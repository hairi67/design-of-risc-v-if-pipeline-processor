==> flow/design.v <==
module reg_file_F(
	input logic         i_clk,
	input logic         i_rst_n,
	input logic [31:0]  i_rd_data, 
	input logic [4:0]   i_rd_addr,  
	input logic [4:0]   i_rs1_addr,    
	input logic [4:0]   i_rs2_addr, 
	input logic [4:0]   i_rs3_addr,	
	input logic         i_rd_wren,      
	output logic [31:0] o_rs1_data, 
	output logic [31:0] o_rs2_data,
	output logic [31:0] o_rs3_data,	
    output logic [31:0] f1,  f2,  f3,  f4,  f5,
                        f6,  f7,  f8,  f9,  f10,
                        f11, f12, f13, f14, f15,
                        f16, f17, f18, f19, f20,
                        f21, f22, f23, f24, f25,
                        f26, f27, f28, f29, f30, f31
);
	logic [31:0] regfile [31:0];  
    always_ff @(negedge i_clk or negedge i_rst_n) begin
        if (!i_rst_n) begin
            for (int i = 1; i < 32; i = i + 1) begin
                regfile[i] <= 32'b0;
            end
        end else if (i_rd_wren && (i_rd_addr != 5'b00000)) begin
            regfile[i_rd_addr] <= i_rd_data;
        end
    end
    assign o_rs1_data = (i_rs1_addr == 5'b00000) ? 32'b0 : regfile[i_rs1_addr];
    assign o_rs2_data = (i_rs2_addr == 5'b00000) ? 32'b0 : regfile[i_rs2_addr];
    assign o_rs3_data = (i_rs3_addr == 5'b00000) ? 32'b0 : regfile[i_rs3_addr];	
    assign f1  = regfile[1];
    assign f2  = regfile[2];
    assign f3  = regfile[3];
    assign f4  = regfile[4];
    assign f5  = regfile[5];
    assign f6  = regfile[6];
    assign f7  = regfile[7];
    assign f8  = regfile[8];
    assign f9  = regfile[9];
    assign f10 = regfile[10];
    assign f11 = regfile[11];
    assign f12 = regfile[12];
    assign f13 = regfile[13];
    assign f14 = regfile[14];
    assign f15 = regfile[15];
    assign f16 = regfile[16];
    assign f17 = regfile[17];
    assign f18 = regfile[18];
    assign f19 = regfile[19];
    assign f20 = regfile[20];
    assign f21 = regfile[21];
    assign f22 = regfile[22];
    assign f23 = regfile[23];
    assign f24 = regfile[24];
    assign f25 = regfile[25];
    assign f26 = regfile[26];
    assign f27 = regfile[27];
    assign f28 = regfile[28];
    assign f29 = regfile[29];
    assign f30 = regfile[30];
    assign f31 = regfile[31];
endmodule
### Tool chain data of reg_file_F

Tool output for the design above, in the order of the flow.
Line numbers count from 1 in the design file above.
Cell names lack the library's common part.
Not given: -

| set-up | value |
|---|---|
| top | reg_file_F |
| clock input | i_clk |
| cell library | sky130hd |
| timing corner | tt_025C_1v80 |

### After elaboration

Yosys after proc, flatten, opt, wreduce and memory -nomap, before mapping. Enables and synchronous resets that opt folds into registers are not counted as muxes. Print and check cells are not counted. Equal cells are merged and count once.

| operators by class | value |
|---|---|
| add/subtract/negate cells | 0 |
| $mul | 0 |
| div/mod/pow operators | 0 |
| order comparisons | 0 |
| equal/unequal tests | 124 |
| shifts and indexed selects | 0 |
| mux-type cells | 6 |
| bitwise gates (word level) | 0 |
| reduce/logical cells | 36 |

Operator list:

| operator | count |
|---|---|
| 32-bit case mux with 31-bit select | 3 |
| 5-bit == test with constant B | 64 |
| 5-bit by 4-bit == test with 1-bit output with constant B | 32 |
| 32-bit 2-to-1 mux | 3 |
| 5-bit by 3-bit == test with 1-bit output with constant B | 16 |
| 2-bit AND reduction | 31 |
| 5-bit by 2-bit == test with 1-bit output with constant B | 8 |
| 5-bit by 1-bit == test with 1-bit output with constant B | 4 |
| 5-bit logical NOT | 3 |
| 5-bit nonzero test | 1 |
| 1-bit logical AND | 1 |

| word-level totals | value |
|---|---|
| register bits after elaboration | 992 |
| latch bits | 0 |
| bits in writable memories | 0 |
| bits in read-only memories | 0 |
| word width x clocked read ports | 0 |
| memory cells | 0 |
| input port bits | 55 |
| output and inout bits | 1,088 |
| elaborated cells | 197 |

### Logic depth

Yosys ltp: most cells in a row. Word level: on the elaborated netlist, between registers, memories and ports. Mapped: between sequential cells and ports; inverters and the memories' decode and read muxes count.

| logic depth | value |
|---|---|
| depth in word-level cells | 3 |
| ABC_AREA | 0 |
| mapped depth | 9 |
| mapped depth without buffers | 5 |

### Mapped cells and area

Source: synth_stat.txt of the flow (Yosys; design flattened, memories mapped). It holds for the ABC_AREA given above (unset counts as 0); a run with the other value may have another netlist.
Totals and module areas in this step are rounded.

Cells by type:

| cell | count | area in all (sq um) |
|---|---|---|
| dfrtn_1 | 992 | 2.48E+04 |
| mux2_2 | 997 | 1.12E+04 |
| nand3_1 | 1,015 | 5.08E+03 |
| a22oi_1 | 475 | 3,565.92 |
| and3_1 | 289 | 1.81E+03 |
| clkbuf_1 | 468 | 1.76E+03 |
| nand4_1 | 280 | 1,751.68 |
| a22o_1 | 83 | 726.947 |
| a2111oi_0 | 80 | 700.672 |
| and4_1 | 71 | 621.846 |
| a31oi_1 | 99 | 619.344 |
| a222oi_1 | 61 | 610.586 |
| a21oi_1 | 119 | 595.571 |
| buf_2 | 114 | 570.547 |
| nor4_1 | 70 | 437.92 |
| and2_1 | 68 | 425.408 |
| buf_1 | 108 | 405.389 |
| nand2_1 | 98 | 367.853 |

Other cell types: 50; their cells: 426.

| synthesis totals | value |
|---|---|
| mapped cells | 5,913 |
| synthesis area | 59,160 sq um |
| area of sequential cells | 24,820 sq um |
| flip-flop cells | 992 |
| buffer cells | 693 |

Settings of 2 stored flow runs for module reg_file_F (sky130hd), not sorted in any way. The constraints put input and output delay at 20% of the set period each and load the outputs with 0.01 pF.
A setting shown as -- is not set for that run.

| stored run | period_ns | CAP_MARGIN | CORE_MARGIN | CORE_UTILIZATION | SLEW_MARGIN | SETUP_SLACK_MARGIN | PLACE_DENSITY_LB_ADDON | CELL_PAD_IN_SITES_GLOBAL_PLACEMENT | MAX_ROUTING_LAYER |
|---|---|---|---|---|---|---|---|---|---|
| job 1 | 5.88 | 20 | 2 | 40 | 20 | -- | -- | -- | -- |
| job 2 | 6.74 | 25 | 2 | 58 | 15 | -0.49 | 0.29 | 1 | met4 |

Job 1: no results, routing failed with GRT-0232
Job 2: no results, routing failed with GRT-0116
